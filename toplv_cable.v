==> flow/design.v <==
`timescale 1ns/1ps
module fsm
(
   clk
  ,resetn
  ,flag
  ,ready
  ,line_end
  ,gear_end
  ,detect
  ,open
  ,en_sensor
  ,en_acc
  ,en_clamp
  ,en_line_timer
  ,en_gear_timer
 );
 input clk;
 input resetn;
 input detect;
 input ready;
 input flag;
 input line_end;
 input gear_end;
 output reg open;
 output reg en_sensor;
 output reg en_acc;
 output reg en_clamp;
 output reg en_line_timer;
 output reg en_gear_timer;
 localparam IDLE = 2'b00;
 localparam TIMEOUT = 2'b01;
 localparam LINE = 2'b10;
 localparam GEAR = 2'b11;
 reg [1:0] current_state;
 reg [1:0] next_state;
 assign en_timer = (flag & detect);
  always@(posedge clk or negedge resetn)
  begin
	if(!resetn)
	  current_state <= IDLE;
	else
	  current_state <= next_state;
  end
  always@(*)
  begin
	case(current_state)
	  IDLE: begin
		if(en_timer)
		   next_state = TIMEOUT;
		else next_state = IDLE;
	  end
	  TIMEOUT: begin
		if(ready)
		   next_state = LINE;
		else next_state = TIMEOUT;
	  end  
	  LINE: begin
		if(line_end)
		   next_state = GEAR;
		else next_state = LINE;
	  end
	  GEAR: begin
		if(gear_end)
		   next_state = IDLE;
		else next_state = GEAR;
	  end
	  default: next_state = IDLE;
	 endcase
  end
  always@(*)
  begin
    case(current_state)
	  IDLE: begin 
	    open = 1'b1;
	    en_sensor = 1'b1;
	    en_clamp = 1'b0;
	    en_acc = 1'b0;
	    en_line_timer = 1'b0;
	    en_gear_timer = 1'b0;
	    end
	  TIMEOUT: begin
	    open = 1'b1;
	    en_sensor = 1'b1;
	    en_clamp = 1'b0;
	    en_acc = 1'b1;
	    en_line_timer = 1'b0;
	    en_gear_timer = 1'b0;	    
	    end
	  LINE: begin
	    open = 1'b0;
	    en_sensor =1'b0;
	    en_clamp = 1'b1;
	    en_acc = 1'b0;
	    en_line_timer = 1'b1;
	    en_gear_timer = 1'b0;
	    end
	  GEAR: begin
        open = 1'b1;
	    en_sensor =1'b0;
	    en_clamp = 1'b1;
	    en_acc = 1'b0;
	    en_line_timer = 1'b0;
	    en_gear_timer = 1'b1;
	    end      
	  default: begin
        open = 1'b0;
	    en_sensor =1'b0;
	    en_clamp = 1'b0;
	    en_acc = 1'b0;
	    en_line_timer = 1'b0;
	    en_gear_timer = 1'b0;
	    end  
    endcase
  end
 endmodule
`timescale 1ns/1ps
module gear_timer
(
   clk
  ,resetn
  ,en_gear_timer
  ,gear_end
 );
  input clk;
  input resetn;
  input en_gear_timer;
  output gear_end;
  reg [3:0] cnt;
  always@(posedge clk or negedge resetn)
  begin
	if(!resetn)
	cnt <= 4'd0;
	else if(en_gear_timer)
	   cnt<= cnt + 1'b1;
	else if(cnt==4'd15)
	   cnt<= 1'b0;
  end
  assign gear_end = (cnt==4'd15);
 endmodule
`timescale 1ns/1ps
module line_timer
(
   clk
  ,resetn
  ,en_line_timer
  ,line_end
 );
  input clk;
  input resetn;
  input en_line_timer;
  output line_end;
  reg [5:0] cnt;
  always@(posedge clk or negedge resetn)
  begin
	if(!resetn)
	cnt <= 6'd0;
	else if(en_line_timer)
	   cnt<= cnt + 1'b1;
	else if(cnt==6'd63)
	   cnt<= 1'b0;
  end
  assign line_end = (cnt==6'd63);
 endmodule
`timescale 1ns/1ps
module timer
(
   clk
  ,resetn
  ,en_timer
  ,ready
 );
  input clk;
  input resetn;
  input en_timer;
  output ready;
  reg [2:0] cnt;
  always@(posedge clk or negedge resetn)
  begin
	if(!resetn)
	cnt <= 3'd0;
	else if(en_timer)
	   cnt<= cnt + 1'b1;
	else if(cnt==3'd7)
	   cnt<= 1'b0;
  end
  assign ready = (cnt==3'd7);
 endmodule
`timescale 1ns/1ps
 module toplv_cable
(
   clk
  ,resetn
  ,detect
  ,flag
  ,open
  ,en_sensor
  ,en_acc
  ,en_clamp
 );
 input clk;
 input resetn;
 input detect;
 input flag;
 output open;
 output en_sensor;
 output en_acc;
 output en_clamp;
 wire ready;
 wire line_end;
 wire gear_end;
 wire en_line_timer;
 wire en_gear_timer;
 fsm FSM
 (  .clk           (clk)
   ,.resetn        (resetn)
   ,.detect        (detect)
   ,.flag	       (flag)
   ,.ready         (ready)
   ,.line_end      (line_end)
   ,.gear_end      (gear_end)
   ,.open	       (open)
   ,.en_sensor     (en_sensor)
   ,.en_acc        (en_acc)
   ,.en_clamp      (en_clamp)
   ,.en_line_timer (en_line_timer)
   ,.en_gear_timer (en_gear_timer)
 );
 assign en_timer = (detect & flag);
 timer TIMER
 (  .clk 		    (clk)
   ,.resetn         (resetn)
   ,.en_timer		(en_timer)
   ,.ready          (ready)
 );
   line_timer LINE_TIMER
 (  .clk 		    (clk)
   ,.resetn         (resetn)
   ,.en_line_timer	(en_line_timer)
   ,.line_end       (line_end)
 );
   gear_timer GEAR_TIMER
 (  .clk 		    (clk)
   ,.resetn         (resetn)
   ,.en_gear_timer	(en_gear_timer)
   ,.gear_end       (gear_end)
 );
endmodule
Step by step through the tools: toplv_cable

Tool output for the design above, in the order of the flow.
Lines are those of the file above, counted from 1.
Operators: Yosys type, input widths -> output width; for muxes data width and select width s.
Cell names lack the library's common part.
Not given: -

Top: toplv_cable
Clock port: clk
Library: sky130hd
Timing corner: tt_025C_1v80

Elaborated design

Yosys after proc, flatten, opt, wreduce and memory -nomap, before mapping. Memory bits, and registers merged into a memory's read port (data or address), are not among the register bits. Print and check cells are not counted. Equal cells are merged and count once.

Flip-flop bits (word level): 15
Input bits: 4
Output and inout bits: 4
Word-level cells: 40

Add/sub/neg operators: 3
Equal/unequal tests: 6
Multiplexer cells: 17
Bitwise logic cells: 1
Reductions and logical operators: 9

Operators with widths:

| operator            | number |
| $mux 6              | 2 |
| $pmux 1 s2          | 6 |
| $reduce_or 3->1     | 3 |
| $pmux 2 s4          | 1 |
| $mux 4              | 2 |
| $reduce_bool 2->1   | 3 |
| $add 6x1->6 const B | 1 |
| $eq 6x6->1 const B  | 1 |
| $mux 3              | 2 |
| $eq 2x2->1 const B  | 2 |
| $reduce_or 2->1     | 2 |
| $add 4x1->4 const B | 1 |
| $eq 4x4->1 const B  | 1 |
| $mux 2              | 2 |
| $add 3x1->3 const B | 1 |
| $eq 3x3->1 const B  | 1 |
| $eq 2x1->1 const B  | 1 |
| $logic_not 2->1     | 1 |
| $mux 1              | 2 |
| $and 1x1->1         | 1 |

Depth

Yosys ltp: most cells in a row. Word level: on the elaborated netlist, between registers, memories and ports. Mapped: between sequential cells and ports; inverters and the memories' decode and read muxes count.

Word-level depth: 4
ABC_AREA: 0
Depth in mapped cells: 5
Gate-level depth less buffers: 4

Mapped cells and area

Source: synth_stat.txt of the flow (Yosys; design flattened, memories mapped). It holds for the ABC_AREA given above (unset counts as 0); a run with the other value may have another netlist.

Cell types:

| cell     | number | total area (µm²) |
| dfrtp_1  | 16     | 400.384 |
| o21ai_0  | 13     | 65.062 |
| nand2_1  | 15     | 56.304 |
| ha_1     | 4      | 50.048 |
| nand3_1  | 7      | 35.034 |
| dfstp_2  | 1      | 26.275 |
| inv_1    | 6      | 22.522 |
| nand3b_1 | 3      | 22.522 |
| mux2i_1  | 2      | 20.019 |
| nor3_4   | 1      | 16.266 |
| a31oi_1  | 2      | 12.512 |
| and3_1   | 2      | 12.512 |
| buf_6    | 1      | 11.261 |
| a21oi_1  | 2      | 10.01 |
| a22o_2   | 1      | 10.01 |
| and4b_1  | 1      | 10.01 |
| a31o_2   | 1      | 8.758 |
| a41oi_1  | 1      | 8.758 |

Not listed: further types 6, cells in them 6.

Cells in the netlist: 85
Chip area (Yosys): 0.0008371 mm²
Area of sequential cells: 0.0004267 mm²
Flip-flops: 17
Buffers: 1

The figures by module come from a second, unflattened synthesis with its own total; it is not the netlist above.

Cell total of the unflattened synthesis: 88
Area (unflattened synthesis): 0.0008558 mm²

Each row is one instance without its submodules.

Modules:

| module      | instances | cells | area (mm²) | sequential area (mm²) |
| line_timer  | 1         | 36    | 0.0003216  | 0.0001501 |
| gear_timer  | 1         | 22    | 0.0002002  | 0.0001001 |
| fsm         | 1         | 20    | 0.0001864  | 0.0001013 |
| timer       | 1         | 9     | 0.0001414  | 0.0000751 |
| toplv_cable | 1         | 1     | 0.0000063  | 0 |

Worst setup path after synthesis

Source: OpenSTA report_checks on the synthesized netlist (no wires, ideal clock, input and output delay 20% of the period each), path of least setup slack; recovery checks are left aside. Register names are those of the netlist, which keeps one name where synthesis merged equal registers.

Kind: register -> register
Start: register LINE_TIMER.cnt[0]
End: register FSM.current_state
Clock period: 1540 ps
Setup time: 121 ps
Launch time at the first pin: 0 ps
Data arrival time: 1222 ps
Required time: 1419 ps
Setup slack: 197 ps
Delay of the path: 1343 ps
Stages on the path: 5
Buffers on the path: 0
Period reached after synthesis: 1343 ps

"delay of the path" = arrival - input delay + setup time.
"stages on the path": output pins that drive a net of the path, with the launching flip-flop's if there is one; two outputs of one cell count as two.
"period reached after synthesis" = period - worst setup slack (recovery checks aside). The figure is calculated, with input and output delays left at 20% of the set period.
Where an end lacks its bit number, it is one bit of the signal, or one of the new flip-flops if synthesis recoded a state register.
The rows between start and end are the longest chain of elaborated cells between them; the timing report does not say that the signal goes this way. Where chains are equally long, one stands for them.
A line is the first line of the expression or statement that the cell stems from. Yosys adds cells for indexed reads and writes and turns some case tables into memories.
A register here has more assigning lines than the two given.

Path through: dfrtp_1 ha_1 and3_1 and3_1 a22o_2
Cells in the longest elaborated chain: 3
Elaborated cells on any way between the ends: 3
Classes of those cells: eq/ne: 1; mux: 2

Ends and longest elaborated chain, after synthesis:

| what            | RTL line | source |
| start, declared | 153      | `reg [5:0] cnt;` |
| start, assigned | 157      | `cnt <= 6'd0;` |
| start, assigned | 159      | `cnt<= cnt + 1'b1;` |
| $eq 6x6->1      | 163      | `assign line_end = (cnt==6'd63);` |
| $mux 1          | 59       | `if(line_end)` |
| $pmux 2 s4      | 47       | `case(current_state)` |
| end, assigned   | 41       | `current_state <= IDLE;` |
| end, assigned   | 43       | `current_state <= next_state;` |
| end, declared   | 35       | `reg [1:0] current_state;` |

Worst path after layout

Path of least setup slack in the final report of stored run 1 (OpenROAD, finished layout, wires in). Where an end is a register, its clock arrival counts in the times.
The report prints the path's times to 10 ps; the period is as set.

Kind: register -> output
Start: register FSM.current_state
End: output port en_sensor
Clock period: 1070 ps
External output delay: 210 ps
Launch time at the first pin: 310 ps
Data arrival time: 1230 ps
Required time: 860 ps
Setup slack: -370 ps
Stages on the path: 6
Buffers on the path: 2

Where an end lacks its bit number, it is one bit of the signal, or one of the new flip-flops if synthesis recoded a state register.
The rows between start and end are the longest chain of elaborated cells between them; the timing report does not say that the signal goes this way. Where chains are equally long, one stands for them.

Path through: dfrtp_1 buf_4 inv_4 nand2_4 inv_1 buf_2
Cells in the longest elaborated chain: 3
Elaborated cells on any way between the ends: 7
Classes of those cells: eq/ne: 3; mux: 1; reduce/logical: 3

Ends and longest elaborated chain, after layout:

| what            | RTL line | source |
| start, declared | 35       | `reg [1:0] current_state;` |
| start, assigned | 41       | `current_state <= IDLE;` |
| start, assigned | 43       | `current_state <= next_state;` |
| $eq 2x2->1      | 73       | `case(current_state)` |
| $reduce_or 2->1 | -        |  |
| $pmux 1 s2      | 73       |  |
| end, declared   | 206      | `output en_sensor;` |

# Flow runs of toplv_cable

Settings and measured results of 2 stored flow runs for module toplv_cable (sky130hd), not sorted in any way. The constraints put input and output delay at 20% of the set period each and load the outputs with 0.01 pF.
"critical path time": the worst setup path's part of the clock period (all of it between registers, 20% less for each end at a port) less its slack. A launch clock that arrives late makes it longer, a capture clock that arrives late makes it shorter.
"critical path time" is given in steps of 10 ps.
Settings: -- = not set for that run.

| item                                  | stored run 1       | stored run 2       |
| period_ns                             | 1.07               | 2.07               |
| CORE_UTILIZATION                      | 36                 | 38                 |
| SETUP_SLACK_MARGIN                    | -0.06              | --                 |
| PLACE_DENSITY_LB_ADDON                | 0.2                | --                 |
| CORE_ASPECT_RATIO                     | 0.9                | 1.1                |
| CORE_MARGIN                           | 4                  | 8                  |
| CELL_PAD_IN_SITES_GLOBAL_PLACEMENT    | 0                  | 2                  |
| CELL_PAD_IN_SITES_DETAIL_PLACEMENT    | 1                  | --                 |
| GPL_TIMING_DRIVEN                     | 1                  | --                 |
| CTS_CLUSTER_DIAMETER                  | 329                | --                 |
| CAP_MARGIN                            | 0                  | 20                 |
| MAX_ROUTING_LAYER                     | met4               | --                 |
| SLEW_MARGIN                           | 20                 | 20                 |
| PLACE_DENSITY                         | --                 | 0.93               |
| CTS_CLUSTER_SIZE                      | --                 | 62                 |
| die outline area (mm²)                | 0.0031618          | 0.0039624          |
| standard-cell area after layout (mm²) | 0.0013138          | 0.0009759          |
| critical path time (ps)               | 1230               | 1580               |
| worst setup path kind                 | register -> output | register -> output |
| setup slack of the worst path (ps)    | -374               | 74                 |
| cell area after synthesis (mm²)       | 0.0008371          | 0.0008371          |
| final setup TNS (ps)                  | -3095              | 0                  |
